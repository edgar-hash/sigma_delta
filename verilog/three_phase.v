==> flow/design.v <==
`timescale 1us/1ns
module sd2(clk, sd_in, bs_out);
parameter BW = 16;
input clk;
input signed [BW-1:0] sd_in;     
output bs_out;                   
wire signed [BW-1:0] feedback;   
reg signed [BW+1:0] sd_reg1;
reg signed [BW+1:0] sd_reg2;
initial begin 
sd_reg1 = 0;
sd_reg2 = 0;
end
assign bs_out = sd_reg1[BW+1] ? 0 : 1;
assign feedback = sd_reg1[BW+1] ? -(2**(BW-1)) : (2**(BW-1) - 1);
always@(posedge clk) begin
	sd_reg1 <= sd_reg1 + sd_reg2 + sd_in - (feedback <<< 1);
	sd_reg2 <= sd_reg2 + sd_in - feedback;
end
endmodule
module three_phase(
    clk, omega, phaseA, phaseB, phaseC, phaseAx, phaseBx, phaseCx,dbg_f0,dbg_f1, dbg_f2);
parameter SD_IN_BW = 16;                         
parameter INT_SCALE = 20;                        
parameter OMEGA_BW = 16;                         
localparam REG_BW = SD_IN_BW + INT_SCALE + 1;    
input clk;
input signed [OMEGA_BW-1:0] omega;    
output phaseA, phaseB, phaseC;        
output signed [SD_IN_BW-1:0] phaseAx, phaseBx, phaseCx;  
wire signed [SD_IN_BW-1:0] sd_in_0, sd_in_1, sd_in_2;
wire signed [REG_BW-1:0] omega_gain;
wire signed [REG_BW-1:0] fbA, fbB, fbC;
wire signed [REG_BW-1:0] next_f0, next_f1, next_f2;
reg signed [REG_BW-1:0] f0, f1, f2;
output signed [REG_BW-1:0] dbg_f0, dbg_f1, dbg_f2;
assign dbg_f0 = f0;
assign dbg_f1 = f1;
assign dbg_f2 = f2;
sd2 #(.BW(SD_IN_BW)) sd_A (.clk(clk), .sd_in(sd_in_0), .bs_out(phaseA));
sd2 #(.BW(SD_IN_BW)) sd_B (.clk(clk), .sd_in(sd_in_1), .bs_out(phaseB));
sd2 #(.BW(SD_IN_BW)) sd_C (.clk(clk), .sd_in(sd_in_2), .bs_out(phaseC));
initial begin
    f0 =  (2**(REG_BW-3)) - 1;                      
    f1 = -((2**(REG_BW-3)) - 1) >>> 1;              
    f2 = -((2**(REG_BW-3)) - 1) >>> 1;              
end
assign sd_in_0 = {f0[REG_BW-1], f0[REG_BW-3:INT_SCALE]};
assign sd_in_1 = {f1[REG_BW-1], f1[REG_BW-3:INT_SCALE]};
assign sd_in_2 = {f2[REG_BW-1], f2[REG_BW-3:INT_SCALE]};
assign phaseAx = sd_in_0;
assign phaseBx = sd_in_1;
assign phaseCx = sd_in_2;
assign omega_gain = omega <<< SD_IN_BW;
assign fbA = (phaseB ? omega_gain : -omega_gain) - (phaseC ? omega_gain : -omega_gain);
assign fbB = (phaseC ? omega_gain : -omega_gain) - (phaseA ? omega_gain : -omega_gain);
assign fbC = (phaseA ? omega_gain : -omega_gain) - (phaseB ? omega_gain : -omega_gain);
assign next_f0 = f0 + fbA;
assign next_f1 = f1 + fbB;
assign next_f2 = f2 + fbC;
always @(posedge clk) begin
    if (next_f0 > ((2**(REG_BW-3)) - 1))
        f0 <= (2**(REG_BW-3)) - 1;
    else if (next_f0 < -(2**(REG_BW-3)))
        f0 <= -(2**(REG_BW-3));
    else
        f0 <= next_f0;
    if (next_f1 > ((2**(REG_BW-3)) - 1))
        f1 <= (2**(REG_BW-3)) - 1;
    else if (next_f1 < -(2**(REG_BW-3)))
        f1 <= -(2**(REG_BW-3));
    else
        f1 <= next_f1;
    if (next_f2 > ((2**(REG_BW-3)) - 1))
        f2 <= (2**(REG_BW-3)) - 1;
    else if (next_f2 < -(2**(REG_BW-3)))
        f2 <= -(2**(REG_BW-3));
    else
        f2 <= next_f2;
end
endmodule
-- From RTL to reports: three_phase
Tool output for the design above, in the order of the flow.
Lines are those of the file above, counted from 1.
Operators: Yosys type, input widths -> output width; for muxes data width and select width s.
Library cell names are shortened.
A cell with n/a has no value.
- top: three_phase
- clock input: clk
- library: sky130hd
- timing corner: tt_025C_1v80

-- After elaboration
Source: Yosys, flattened and elaborated, memories not mapped. Widths are those after wreduce; folded enables and synchronous resets count as part of the registers. Registers that Yosys merges into a memory's read port (data or address) are not register bits. Print and check cells do not count. Equal cells are merged and count once.
- $lt $le $gt $ge: 6
- noted muxes and demuxes: 12
- noted $add $sub $neg: 22
- operators with widths (operator ; count):
    $mux 37 ; 6
    $gt 37x35->1 const B ; 3
    $lt 37x35->1 const B ; 3
    $add 37x37->37 ; 3
    $sub 37x37->37 ; 3
    $add 18x16->18 ; 6
    $sub 18x16->18 ; 3
    $sub 18x17->18 ; 3
    $add 18x18->18 ; 3
    $mux 16 ; 3
    $neg 32->37 ; 1
    $mux 1 ; 3
- output and inout port bits at 162
- noted bits of input ports: 17
- word-level cells at 49
- noted register bits: 219

-- Depth
Depth = most cells in a row (Yosys ltp): at word level without a register or memory, in the mapped netlist without a sequential cell, where the memories' decode and read muxes count.
- depth after elaboration at 6
- noted ABC_AREA: 0
- noted mapped depth: 27
- gate-level depth less buffers at 24

-- After synthesis
Source: synth_stat.txt of the flow (Yosys; design flattened, memories mapped). It holds for the ABC_AREA given above (unset counts as 0); a run with the other value may have another netlist.
- flip-flops at 216
- sequential part of the area: 0.0043241 mm²
- standard cells after synthesis: 2400
- buffer cells at 127
- chip area (Yosys): 0.0212153 mm²
- cell types (cell ; count):
    dfxtp_1 ; 216
    fa_1 ; 154
    ha_1 ; 240
    xnor2_1 ; 164
    inv_1 ; 242
    a21oi_1 ; 142
    xor2_1 ; 72
    a21o_1 ; 73
    nand2_1 ; 141
    nor2_1 ; 135
    o21ai_0 ; 100
    o211ai_1 ; 65
    buf_4 ; 51
    nand3_1 ; 50
    clkbuf_1 ; 55
    a211oi_1 ; 27
    a211o_1 ; 21
    o21a_1 ; 24
Other cell types: 71; their cells: 428.
By module: a second synthesis without flattening, with its own total; a netlist apart from the flattened one above.
- cells (unflattened synthesis) at 3038
- area (unflattened synthesis) at 0.0249477 mm²
Each row is one instance without its submodules.
- modules (module ; cells ; seq. area (mm²) ; times used ; area (mm²)):
    three_phase ; 1838 ; 0.0021621 ; 1 ; 0.013777
    sd2 #(BW=16) ; 400 ; 0.0007207 ; 3 ; 0.0037236

-- Worst setup path after synthesis
OpenSTA on the mapped netlist: ideal clock, no wires. The path of least setup slack (recovery checks aside). Input and output delay are each 20% of the period. Register names are those of the netlist, which keeps one name where synthesis merged equal registers.
- kind: input -> register
- start: input port omega[0]
- end: register f1[22]
- noted input delay: 1.470 ns
- data arrival time: 7.437 ns
- path buffers: 4
- path delay at 6.116 ns
- setup slack at -0.236 ns
- period: 7.35 ns
- stages on the path: 25
- time at the first pin: 1.470 ns
- data required time: 7.201 ns
- noted synthesis period reached: 7.586 ns
"path delay" is the arrival time less input delay plus setup time.
"stages on the path": output pins that drive a net of the path, with the launching flip-flop's if there is one; two outputs of one cell count as two.
"synthesis period reached" is the clock period less the worst setup slack; recovery checks do not enter. This is arithmetic on one report: input and output delays are still those of the set period (20% each).
The rows between start and end are the longest chain of elaborated cells between them; the timing report does not say that the signal goes this way. Where chains are equally long, one stands for them.
A line is the first line of the expression or statement that the cell stems from. Yosys adds cells for indexed reads and writes and turns some case tables into memories.
At most two assigning lines are given for a register; there are more.
- path through: inv_1 > ha_1 > or3b_2 > or4_1 > or3_1 > or3_1 > nand2_1 > xnor2_1 > inv_1 > fa_1 > ha_1 > a21oi_1 > nor2_1 > nor2_1 > nor2_1 > a21oi_1 > a31oi_1 > xnor2_1 > clkbuf_1 > clkbuf_1 > nand3_1 > ha_1 > clkbuf_1 > clkbuf_1 > o221ai_1
- noted cells in the longest elaborated chain: 6
- noted elaborated cells on any way between the ends: 8
- classes of those cells: add/sub (3); compare (2); mux (3)
- RTL lines, path post-synthesis (element ; RTL line ; source):
    start, declared ; 28 ; input signed [OMEGA_BW-1:0] omega;
    $neg 32->37 ; 56 ; assign fbB = (phaseC ? omega_gain : -omega_gain) - (phaseA ? omega_gain : -omega_gain);
    $mux 37 ; 56 ;
    $sub 37x37->37 ; 56 ;
    $add 37x37->37 ; 59 ; assign next_f1 = f1 + fbB;
    $lt 37x35->1 ; 70 ; else if (next_f1 < -(2**(REG_BW-3)))
    $mux 37 ; 70 ;
    end, assigned ; 69 ; f1 <= (2**(REG_BW-3)) - 1;
    end, assigned ; 71 ; f1 <= -(2**(REG_BW-3));
    end, declared ; 35 ; reg signed [REG_BW-1:0] f0, f1, f2;

-- Path in the finished layout
From the final timing report of job 1: the path of least setup slack in the routed layout; clock arrival at registers is part of the times.
- kind: input -> register
- start: input port omega[0]
- end: register f1[16]
- time at the first pin: 1.24 ns
- setup slack at -0.14 ns
- path buffers: 7
- period: 6.21 ns
- data arrival time: 6.83 ns
- stages on the path: 27
- noted input delay: 1.24 ns
- data required time: 6.69 ns
The rows between start and end are the longest chain of elaborated cells between them; the timing report does not say that the signal goes this way. Where chains are equally long, one stands for them.
At most two assigning lines are given for a register; there are more.
- path through: buf_6 > buf_12 > buf_6 > or3_4 > or3_4 > or3_4 > or3_4 > nand2_4 > xor2_4 > xor2_1 > ha_1 > ha_4 > and3_4 > nand2_2 > or3_4 > a211oi_4 > nor3_2 > buf_4 > xor2_4 > nor3_2 > nand4_1 > or4_4 > buf_6 > nor2_4 > buf_6 > buf_12 > a311o_1
- noted cells in the longest elaborated chain: 6
- noted elaborated cells on any way between the ends: 8
- classes of those cells: add/sub (3); compare (2); mux (3)
- RTL lines, path after layout (element ; RTL line ; source):
    start, declared ; 28 ; input signed [OMEGA_BW-1:0] omega;
    $neg 32->37 ; 56 ; assign fbB = (phaseC ? omega_gain : -omega_gain) - (phaseA ? omega_gain : -omega_gain);
    $mux 37 ; 56 ;
    $sub 37x37->37 ; 56 ;
    $add 37x37->37 ; 59 ; assign next_f1 = f1 + fbB;
    $lt 37x35->1 ; 70 ; else if (next_f1 < -(2**(REG_BW-3)))
    $mux 37 ; 70 ;
    end, assigned ; 69 ; f1 <= (2**(REG_BW-3)) - 1;
    end, assigned ; 71 ; f1 <= -(2**(REG_BW-3));
    end, declared ; 35 ; reg signed [REG_BW-1:0] f0, f1, f2;

Data sheet: physical implementation of three_phase

Module three_phase, platform sky130hd: 2 stored runs of the flow (Yosys, OpenROAD) with differing settings, in no particular order. Input and output delays are each 20% of the period that was set; the output load is 0.01 pF.
By "achieved clock period" is meant the clock period of the run minus its worst setup slack. This is arithmetic on one report: input and output delays are still those of the set period (20% each).
By "worst setup path time" is meant the share of the clock period that the worst setup path is allowed (20% is reserved at inputs, 20% at outputs), minus its slack. Clock arrival times at its registers enter into it.

Job 1
Settings were period_ns = 6.21; CORE_UTILIZATION = 63; SETUP_SLACK_MARGIN = 1.49; PLACE_DENSITY_LB_ADDON = 0.23; CELL_PAD_IN_SITES_GLOBAL_PLACEMENT = 0; CTS_CLUSTER_SIZE = 30; SLEW_MARGIN = 30; MIN_ROUTING_LAYER = met1; CAP_MARGIN = 20; CORE_MARGIN = 2
- noted the post-synthesis cell area: 0.0212153 mm²
- die outline area: 0.0351581 mm²
- standard-cell area after layout at 0.0282358 mm²
- utilization of the finished layout at 84.6%
- setup slack of the critical path: -0.136 ns
- final setup TNS: -1.954 ns
- post-route worst hold slack at 0.570 ns
- achieved clock period: 6.346 ns
- worst setup path time at 5.10 ns
- type of the worst setup path: input -> register

Job 2
Settings were period_ns = 7.99; CORE_UTILIZATION = 42; SETUP_SLACK_MARGIN = -0.05; PLACE_DENSITY_LB_ADDON = 0.08; HOLD_SLACK_MARGIN = -0.06; CORE_ASPECT_RATIO = 0.93; CELL_PAD_IN_SITES_GLOBAL_PLACEMENT = 0; CELL_PAD_IN_SITES_DETAIL_PLACEMENT = 0; TNS_END_PERCENT = 30; CAP_MARGIN = 15; MIN_ROUTING_LAYER = met2; CORE_MARGIN = 2; SLEW_MARGIN = 20
- noted the post-synthesis cell area: 0.0212153 mm²
- die outline area: 0.0523275 mm²
- standard-cell area after layout at 0.024521 mm²
- utilization of the finished layout at 49.1%
- setup slack of the critical path: 0.204 ns
- final setup TNS: 0.000 ns
- post-route worst hold slack at 0.573 ns
- achieved clock period: 7.786 ns
- worst setup path time at 6.19 ns
- type of the worst setup path: input -> register
