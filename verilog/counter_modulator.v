==> flow/design.v <==
`timescale 1ns/1ps
module counter_modulator #(
    parameter PERIOD = 60
)(
    input  wire        clk,
    input  wire        sd_bs,    
    output reg         count
);
    localparam WIDTH = 6;
    reg [WIDTH-1:0] sum;           
    reg [WIDTH-1:0] period_cnt;    
    reg [WIDTH-1:0] phase;         
    reg [WIDTH-1:0] latched_sum;   
    initial begin
        sum = 0;
        period_cnt = 0;
        latched_sum = 0;
    end
    always @(posedge clk) begin
        if(period_cnt == PERIOD-1) begin
            latched_sum <= sum + sd_bs;
            sum         <= 0;
            period_cnt  <= 0;
        end else begin
            sum <= sum + sd_bs;
            period_cnt <= period_cnt + 1;
        end
        count <= (period_cnt < latched_sum);
    end
endmodule
# Step by step through the tools: counter_modulator
# The steps from the RTL of counter_modulator to its reports follow in flow order.
# Lines are those of the file above, counted from 1.
# Library cell names are shortened.
# A cell with - has no value.
[setup] top_module="counter_modulator" clock="clk" lib="sky130hd" corner="tt_025C_1v80"

# After elaboration
# Source: Yosys, flattened and elaborated, memories not mapped. Widths are those after wreduce; folded enables and synchronous resets count as part of the registers. Registers that Yosys merges into a memory's read port (data or address) are not register bits. Print and check cells do not count. Equal cells are merged and count once.
[op_classes] n_cmp=1 add_sub_neg=2 equal=1
[ops] cell="6-bit by 1-bit adder with 6-bit output" n=1
[ops] cell="6-bit by 1-bit adder with 6-bit output with constant B" n=1
[ops] cell="6-bit < comparator" n=1
[ops] cell="6-bit == test with constant B" n=1
[bits] input_bits=2 elab_cells=8 reg_bits=19 output_inout_bits=1

# Logic depth
# Depth = most cells in a row (Yosys ltp): at word level without a register or memory, in the mapped netlist without a sequential cell, where the memories' decode and read muxes count.
[logic_depth] ltp_word=1 ABC_AREA=0 mapped_depth=5 ltp_nobuf=5

# Synthesis result
# Source: synth_stat.txt of the flow (Yosys; design flattened, memories mapped). It holds for the ABC_AREA given above (unset counts as 0); a run with the other value may have another netlist.
[mapped] seqArea_um2=440.4 ffs=19 mapped_cells=77 buffers=1 yosys_area_um2=840.8
[types] type="dfxtp_1" n=13 area_total_um2=260.25
[types] type="edfxtp_1" n=6 area_total_um2=180.173
[types] type="ha_1" n=8 area_total_um2=100.096
[types] type="nand3_1" n=6 area_total_um2=30.029
[types] type="o31a_1" n=3 area_total_um2=26.275
[types] type="xnor2_1" n=3 area_total_um2=26.275
[types] type="nand2_1" n=6 area_total_um2=22.522
[types] type="o21ai_0" n=4 area_total_um2=20.019
[types] type="inv_1" n=5 area_total_um2=18.768
[types] type="nor2_1" n=5 area_total_um2=18.768
[types] type="nor2b_1" n=3 area_total_um2=18.768
[types] type="xor2_1" n=2 area_total_um2=17.517
[types] type="nor3_4" n=1 area_total_um2=16.266
[types] type="a21oi_1" n=3 area_total_um2=15.014
[types] type="nand2b_1" n=2 area_total_um2=12.512
[types] type="o221a_2" n=1 area_total_um2=11.261
[types] type="or3_4" n=1 area_total_um2=11.261
[types] type="a21oi_2" n=1 area_total_um2=8.758
# Not listed: further types 4, cells in them 4.

# Worst setup path after synthesis
# OpenSTA on the mapped netlist: ideal clock, no wires. The path of least setup slack (recovery checks aside). Input and output delay are each 20% of the period. Register names are those of the netlist, which keeps one name where synthesis merged equal registers.
[synth_path] kind="register to register" startpoint="reg period_cnt[0]" endpoint="reg latched_sum[0]" required_time_ns=1.927 path_delay_ns=1.457 arrival_ns=1.094 setup_ns=0.363 path_slack_ns=0.833 clock_period_ns=2.29 t_first_pin_ns=0.000 path_stages=4 n_path_buf=0 synth_period_reached_ns=1.457
# "path_delay_ns" is the arrival time less input delay plus setup time.
# "path_stages": output pins that drive a net of the path, with the launching flip-flop's if there is one; two outputs of one cell count as two.
# "synth_period_reached_ns" = period - worst setup slack (recovery checks aside). The figure is calculated, with input and output delays left at 20% of the set period.
# Between the ends stands the longest chain of elaborated cells between them, by number of cells; it is not shown to be the way that was timed. Of several equally long chains one is given.
# Each line given opens the expression or statement behind the cell; cells for indexed reads and writes are added by Yosys, which also makes memories of some case tables.
[synth_between] path_cell_list="dfxtp_1 > ha_1 > nand2_2 > nor3_4" elab_chain_cells=1 cells_between=1 lines_between=1 classes_between="eq/ne (1)"
[synth_lines] item="start, declared" line=11 rtl="reg [WIDTH-1:0] period_cnt;"
[synth_lines] item="start, assigned" line=23 rtl="period_cnt  <= 0;"
[synth_lines] item="start, assigned" line=26 rtl="period_cnt <= period_cnt + 1;"
[synth_lines] item="6-bit == test" line=20 rtl="if(period_cnt == PERIOD-1) begin"
[synth_lines] item="end, assigned" line=21 rtl="latched_sum <= sum + sd_bs;"
[synth_lines] item="end, declared" line=13 rtl="reg [WIDTH-1:0] latched_sum;"

# Timing after layout
# From the final timing report of entry A: the path of least setup slack in the routed layout; clock arrival at registers is part of the times.
[layout_path] kind="register to register" startpoint="reg period_cnt[1]" endpoint="reg period_cnt[2]" arrival_ns=1.73 clock_period_ns=1.86 path_slack_ns=0.33 path_stages=6 n_path_buf=1 required_time_ns=2.05 t_first_pin_ns=0.29 setup_ns=0.10
# Between the ends stands the longest chain of elaborated cells between them, by number of cells; it is not shown to be the way that was timed. Of several equally long chains one is given.
[layout_between] path_cell_list="dfxtp_1 > ha_1 > nand2_2 > nor3_4 > buf_4 > nor2_1" elab_chain_cells=1 cells_between=2 lines_between=2 classes_between="add/sub (1); eq/ne (1)"
[layout_lines] item="start, declared" line=11 rtl="reg [WIDTH-1:0] period_cnt;"
[layout_lines] item="start, assigned" line=23 rtl="period_cnt  <= 0;"
[layout_lines] item="start, assigned" line=26 rtl="period_cnt <= period_cnt + 1;"
[layout_lines] item="6-bit by 1-bit adder with 6-bit output" line=26
[layout_lines] item="end, assigned" line=23
[layout_lines] item="end, assigned" line=26
[layout_lines] item="end, declared" line=11

# Flow measurements of counter_modulator on sky130hd: 2 stored runs with different settings, listed in no order. Input and output delays are each 20% of the period that was set; the output load is 0.01 pF.
# By "achievedPeriod_ns" is meant the clock period of the run minus its worst setup slack. This is arithmetic on one report: input and output delays are still those of the set period (20% each).
# "design_power_mw" rests on the timing tool's default activity at the inputs, not on a simulated workload.
run="entry A" settings period_ns=1.86 CORE_UTILIZATION=42 SETUP_SLACK_MARGIN=0.11 PLACE_DENSITY=0.81 CORE_MARGIN=7 CELL_PAD_IN_SITES_GLOBAL_PLACEMENT=2 CELL_PAD_IN_SITES_DETAIL_PLACEMENT=0 GPL_TIMING_DRIVEN=1 GPL_ROUTABILITY_DRIVEN=1 CAP_MARGIN=0 SLEW_MARGIN=35 MIN_ROUTING_LAYER="met2"
run="entry A" results yosys.chip_area_um2=840.8 die_um2=3450.4 final_stdcell_area_um2=947.2 fin_util_frac=0.493 worst_setup_slack_ns=0.326 final_setup_tns_ns=0.000 design_power_mw=0.7471 achievedPeriod_ns=1.534
run="entry B" settings period_ns=1.83 CORE_UTILIZATION=23 CAP_MARGIN=20 CORE_MARGIN=2 SLEW_MARGIN=20
run="entry B" results yosys.chip_area_um2=840.8 die_um2=4155.1 final_stdcell_area_um2=963.4 fin_util_frac=0.282 worst_setup_slack_ns=0.327 final_setup_tns_ns=0.000 design_power_mw=0.7582 achievedPeriod_ns=1.503
