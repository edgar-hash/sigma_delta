==> flow/design.v <==
`timescale 1us/1ns
module sd2(clk, sd_in, bs_out);
parameter BW = 16;
input clk;
input signed [BW-1:0] sd_in;     
output bs_out;                   
wire signed [BW-1:0] feedback;   
reg signed [BW+1:0] sd_reg1;
reg signed [BW+1:0] sd_reg2;
initial begin 
sd_reg1 = 0;
sd_reg2 = 0;
end
assign bs_out = sd_reg1[BW+1] ? 0 : 1;
assign feedback = sd_reg1[BW+1] ? -(2**(BW-1)) : (2**(BW-1) - 1);
always@(posedge clk) begin
	sd_reg1 <= sd_reg1 + sd_reg2 + sd_in - (feedback <<< 1);
	sd_reg2 <= sd_reg2 + sd_in - feedback;
end
endmodule
module sin_cos_gen(clk, omega, sin, cos, sinx, cosx);
parameter SD_IN_BW = 16;                         
parameter INT_SCALE = 20;                        
parameter OMEGA_BW = 16;                         
localparam REG_BW = SD_IN_BW + INT_SCALE + 1;    
input clk;                           
input signed [OMEGA_BW-1:0] omega;   
output sin;                          
output cos;                          
output signed [SD_IN_BW-1:0] sinx;
output signed [SD_IN_BW-1:0] cosx;
wire signed [SD_IN_BW-1:0] sd_in_sin;
wire signed [SD_IN_BW-1:0] sd_in_cos;
wire signed [REG_BW-1:0] fb_sin;
wire signed [REG_BW-1:0] fb_cos;
wire signed [REG_BW-1:0] sin_reg_in;
wire signed [REG_BW-1:0] cos_reg_in;
wire signed [REG_BW-1:0] omega_gain;
reg signed [REG_BW-1:0] x1;          
reg signed [REG_BW-1:0] x2;          
sd2 #(.BW(SD_IN_BW)) sd_cos(.clk(clk), .sd_in(sd_in_cos), .bs_out(cos));
sd2 #(.BW(SD_IN_BW)) sd_sin(.clk(clk), .sd_in(sd_in_sin), .bs_out(sin));
initial begin
x1 = (2**(REG_BW-3))-1;
x2 = 0;
end 
assign sd_in_cos = {x1[REG_BW-1],x1[REG_BW-3:INT_SCALE]};    
assign sd_in_sin = {x2[REG_BW-1],x2[REG_BW-3:INT_SCALE]};    
assign omega_gain = omega <<< (SD_IN_BW);
assign fb_sin = sin ? -omega_gain : omega_gain;              
assign fb_cos = cos ? omega_gain : -omega_gain;              
assign cos_reg_in = x1 + fb_sin;                             
assign sin_reg_in = x2 + fb_cos;                             
assign cosx = sd_in_cos;
assign sinx = sd_in_sin;
always@(posedge clk) begin
    if (cos_reg_in > ((2**(REG_BW-3))-1)) begin 
        x1 <= ((2**(REG_BW-3))-1);
    end else if (cos_reg_in < -(2**(REG_BW-3))) begin
        x1 <= -(2**(REG_BW-3));
    end else begin
        x1 <= cos_reg_in;
    end
    if (sin_reg_in > ((2**(REG_BW-3))-1)) begin 
        x2 <= ((2**(REG_BW-3))-1);
    end else if (sin_reg_in < -(2**(REG_BW-3))) begin
        x2 <= -(2**(REG_BW-3));
    end else begin
        x2 <= sin_reg_in;
    end
end
endmodule
== Reports on sin_cos_gen ==
The steps from the RTL of sin_cos_gen to its reports follow in flow order.
Lines are those of the file above, counted from 1.
Operators: Yosys type, input widths -> output width; for muxes data width and select width s.
The mark -- stands for no value.

* Top module: sin_cos_gen
* Clock: clk
* Library: sky130hd
* Corner: tt_025C_1v80

== Elaborated design ==
Source: Yosys, flattened and elaborated, memories not mapped. Widths are those after wreduce; folded enables and synchronous resets count as part of the registers. Registers that Yosys merges into a memory's read port (data or address) are not register bits. Print and check cells do not count. Equal cells are merged and count once.

* Register bits: 146
* Output and inout port bits: 34
* Cells after elaboration: 31

* Add/sub/neg operators: 13
* Magnitude comparators: 4
* Mux-type cells: 8

{| class="wikitable"
|+ Operator list
! kind !! count
|-
| $mux 37 || 4
|-
| $gt 37x35->1 const B || 2
|-
| $lt 37x35->1 const B || 2
|-
| $add 37x37->37 || 2
|-
| $add 18x16->18 || 4
|-
| $neg 32->37 || 1
|-
| $sub 18x16->18 || 2
|-
| $sub 18x17->18 || 2
|-
| $add 18x18->18 || 2
|-
| $mux 16 || 2
|-
| $mux 1 || 2
|}

== Depth ==
Depth = most cells in a row (Yosys ltp): at word level without a register or memory, in the mapped netlist without a sequential cell, where the memories' decode and read muxes count.

* Depth after elaboration: 5
* ABC_AREA: 0
* Gate-level depth with buffers: 23
* Mapped depth without buffers: 21

== After synthesis ==
Source: synth_stat.txt of the flow (Yosys; design flattened, memories mapped). It holds for the ABC_AREA given above (unset counts as 0); a run with the other value may have another netlist.

* Cell count: 1092
* Cell area after synthesis: 10239.8 um^2
* Flip-flop cells: 114
* Buffers: 51

{| class="wikitable"
|+ Cells by type
! cell type !! count
|-
| sky130_fd_sc_hd__dfxtp_1 || 114
|-
| sky130_fd_sc_hd__ha_1 || 123
|-
| sky130_fd_sc_hd__fa_1 || 72
|-
| sky130_fd_sc_hd__xnor2_1 || 85
|-
| sky130_fd_sc_hd__a21oi_1 || 66
|-
| sky130_fd_sc_hd__inv_1 || 83
|-
| sky130_fd_sc_hd__xor2_1 || 35
|-
| sky130_fd_sc_hd__o32ai_2 || 16
|-
| sky130_fd_sc_hd__buf_4 || 32
|-
| sky130_fd_sc_hd__nand2_1 || 62
|-
| sky130_fd_sc_hd__nor2_1 || 60
|-
| sky130_fd_sc_hd__o21ai_0 || 37
|-
| sky130_fd_sc_hd__a21o_1 || 23
|-
| sky130_fd_sc_hd__nor3_1 || 32
|-
| sky130_fd_sc_hd__o21a_1 || 20
|-
| sky130_fd_sc_hd__nand2b_1 || 20
|-
| sky130_fd_sc_hd__o21ai_2 || 11
|-
| sky130_fd_sc_hd__o211ai_1 || 11
|}

Not listed: further types 47, cells in them 190.
By module: a second synthesis without flattening, with its own total; a netlist apart from the flattened one above.

* Cells (unflattened synthesis): 1319
* Area (unflattened synthesis): 11544.8 um^2

Each row is one instance without its submodules.

{| class="wikitable"
|+ Modules
! module !! instances !! cells !! area (um^2) !! sequential area (um^2)
|-
| sd2 #(BW=16) || 2 || 400 || 3723.6 || 720.7
|-
| sin_cos_gen || 1 || 519 || 4097.7 || 840.8
|}

== Path before layout ==
Path of least setup slack by OpenSTA after synthesis, without wires, with an ideal clock, recovery checks aside; 20% of the period is set as input and as output delay. Where synthesis merged equal registers, the netlist keeps one of their names.

* Kind: input to register
* From: input port omega[1]
* To: register x1[26]
* Clock period: 6.48 ns
* External input delay: 1.296 ns
* Library setup time: 0.134 ns
* Arrival time: 5.455 ns
* Required time: 6.346 ns
* Slack: 0.890 ns
* Delay of the path: 4.293 ns
* Stages: 23
* Path buffers: 2
* Synthesis period reached: 5.59 ns

"delay of the path" is the arrival time less input delay plus setup time.
"stages" counts driving pins, that of a launching flip-flop among them; a cell with two outputs on the path counts twice.
"synthesis period reached" is the clock period less the worst setup slack; recovery checks do not enter. This is arithmetic on one report: input and output delays are still those of the set period (20% each).
The rows between start and end are the longest chain of elaborated cells between them; the timing report does not say that the signal goes this way. Where chains are equally long, one stands for them.
A line is the first line of the expression or statement that the cell stems from. Yosys adds cells for indexed reads and writes and turns some case tables into memories.
At most two assigning lines are given for a register; there are more.

* Cells stage by stage: sky130_fd_sc_hd__inv_1 sky130_fd_sc_hd__ha_1 sky130_fd_sc_hd__nand3_1 sky130_fd_sc_hd__or3_1 sky130_fd_sc_hd__or3_1 sky130_fd_sc_hd__nor3_1 sky130_fd_sc_hd__nor2_1 sky130_fd_sc_hd__xor2_1 sky130_fd_sc_hd__ha_1 sky130_fd_sc_hd__a21o_1 sky130_fd_sc_hd__a21o_1 sky130_fd_sc_hd__a21o_1 sky130_fd_sc_hd__nor3_1 sky130_fd_sc_hd__o31ai_1 sky130_fd_sc_hd__a31oi_1 sky130_fd_sc_hd__o21bai_1 sky130_fd_sc_hd__xnor2_1 sky130_fd_sc_hd__buf_6 sky130_fd_sc_hd__nand4_1 sky130_fd_sc_hd__ha_1 sky130_fd_sc_hd__clkbuf_1 sky130_fd_sc_hd__o21bai_1 sky130_fd_sc_hd__o31ai_2
* Cells in the longest elaborated chain: 5

{| class="wikitable"
|+ Ends and longest elaborated chain, after synthesis
! element !! line !! text
|-
| start: declaration || 27 || <nowiki>input signed [OMEGA_BW-1:0] omega;</nowiki>
|-
| $neg 32->37 || 50 || <nowiki>assign fb_sin = sin ? -omega_gain : omega_gain;</nowiki>
|-
| $mux 37 || 50 ||
|-
| $add 37x37->37 || 52 || <nowiki>assign cos_reg_in = x1 + fb_sin;</nowiki>
|-
| $lt 37x35->1 || 59 || <nowiki>end else if (cos_reg_in < -(2**(REG_BW-3))) begin</nowiki>
|-
| $mux 37 || 59 ||
|-
| end: assignment || 58 || <nowiki>x1 <= ((2**(REG_BW-3))-1);</nowiki>
|-
| end: assignment || 60 || <nowiki>x1 <= -(2**(REG_BW-3));</nowiki>
|-
| end: declaration || 39 || <nowiki>reg signed [REG_BW-1:0] x1;</nowiki>
|}

== Path in the finished layout ==
From the final timing report of flow run 1: the path of least setup slack in the routed layout; clock arrival at registers is part of the times.

* Kind: input to register
* From: input port omega[2]
* To: register x2[34]
* Clock period: 7.18 ns
* External input delay: 1.44 ns
* Library setup time: 0.06 ns
* Arrival time: 6.50 ns
* Required time: 7.52 ns
* Slack: 1.02 ns
* Stages: 19
* Path buffers: 2

The rows between start and end are the longest chain of elaborated cells between them; the timing report does not say that the signal goes this way. Where chains are equally long, one stands for them.
At most two assigning lines are given for a register; there are more.

* Cells stage by stage: sky130_fd_sc_hd__clkdlybuf4s50_1 sky130_fd_sc_hd__nor2_1 sky130_fd_sc_hd__nand2_1 sky130_fd_sc_hd__nor3_1 sky130_fd_sc_hd__nand2b_1 sky130_fd_sc_hd__or3_1 sky130_fd_sc_hd__nor3_1 sky130_fd_sc_hd__nand2b_1 sky130_fd_sc_hd__xnor2_1 sky130_fd_sc_hd__ha_1 sky130_fd_sc_hd__a2111oi_0 sky130_fd_sc_hd__a2111oi_0 sky130_fd_sc_hd__o31ai_1 sky130_fd_sc_hd__a21oi_2 sky130_fd_sc_hd__or2_1 sky130_fd_sc_hd__ha_1 sky130_fd_sc_hd__buf_4 sky130_fd_sc_hd__inv_1 sky130_fd_sc_hd__a21boi_4
* Cells in the longest elaborated chain: 5

{| class="wikitable"
|+ Ends and longest elaborated chain, post-layout
! element !! line !! text
|-
| start: declaration || 27 || <nowiki>input signed [OMEGA_BW-1:0] omega;</nowiki>
|-
| $neg 32->37 || 51 || <nowiki>assign fb_cos = cos ? omega_gain : -omega_gain;</nowiki>
|-
| $mux 37 || 51 ||
|-
| $add 37x37->37 || 53 || <nowiki>assign sin_reg_in = x2 + fb_cos;</nowiki>
|-
| $lt 37x35->1 || 66 || <nowiki>end else if (sin_reg_in < -(2**(REG_BW-3))) begin</nowiki>
|-
| $mux 37 || 66 ||
|-
| end: assignment || 65 || <nowiki>x2 <= ((2**(REG_BW-3))-1);</nowiki>
|-
| end: assignment || 67 || <nowiki>x2 <= -(2**(REG_BW-3));</nowiki>
|-
| end: declaration || 40 || <nowiki>reg signed [REG_BW-1:0] x2;</nowiki>
|}

==> results <==
2 stored runs of sin_cos_gen in the flow (synthesis by Yosys, layout by OpenROAD, sky130hd cells), in arbitrary order. Constraints: input delay and output delay 20% of the set period each, output load 0.01 pF.
"period reached" means the clock period less the worst setup slack. The figure is calculated, with input and output delays left at 20% of the set period.
"critical setup path time" = time allowed to the worst setup path (clock period - input delay - output delay, where it has them) - its slack; a late launch clock adds to it, a late capture clock takes from it.

=== Flow run 1 ===
{| class="wikitable"
! Setting !! Value
|-
| period_ns || 7.18
|-
| CAP_MARGIN || 20
|-
| CORE_MARGIN || 2
|-
| CORE_UTILIZATION || 40
|-
| SLEW_MARGIN || 20
|-
! Result !! Value
|-
| Worst setup slack after layout || 1.018 ns
|-
| Critical setup path time || 4.73 ns
|-
| Class of the worst setup path || input to register
|-
| Standard-cell area after layout || 11397.2 um^2
|-
| Total negative setup slack || 0.000 ns
|-
| Worst hold slack in the final report || 0.577 ns
|-
| Die size || 26896.0 um^2
|-
| Utilization after layout || 45.3 %
|-
| Period reached || 6.162 ns
|-
| Mapped cell area after synthesis || 10239.8 um^2
|}

=== Flow run 2 ===
{| class="wikitable"
! Setting !! Value
|-
| period_ns || 4.42
|-
| CORE_UTILIZATION || 24
|-
| SETUP_SLACK_MARGIN || -0.33
|-
| PLACE_DENSITY_LB_ADDON || 0.05
|-
| CORE_MARGIN || 2
|-
| CELL_PAD_IN_SITES_GLOBAL_PLACEMENT || 3
|-
| TNS_END_PERCENT || 30
|-
| ABC_AREA || 1
|-
| GPL_TIMING_DRIVEN || 0
|-
| CTS_CLUSTER_SIZE || 96
|-
| SLEW_MARGIN || 0
|-
| CAP_MARGIN || 20
|-
! Result !! Value
|-
| Worst setup slack after layout || -0.064 ns
|-
| Critical setup path time || 3.60 ns
|-
| Class of the worst setup path || input to register
|-
| Standard-cell area after layout || 13340.3 um^2
|-
| Total negative setup slack || -0.598 ns
|-
| Worst hold slack in the final report || 0.543 ns
|-
| Die size || 48274.7 um^2
|-
| Utilization after layout || 28.8 %
|-
| Period reached || 4.484 ns
|-
| Mapped cell area after synthesis || 11168.2 um^2
|}
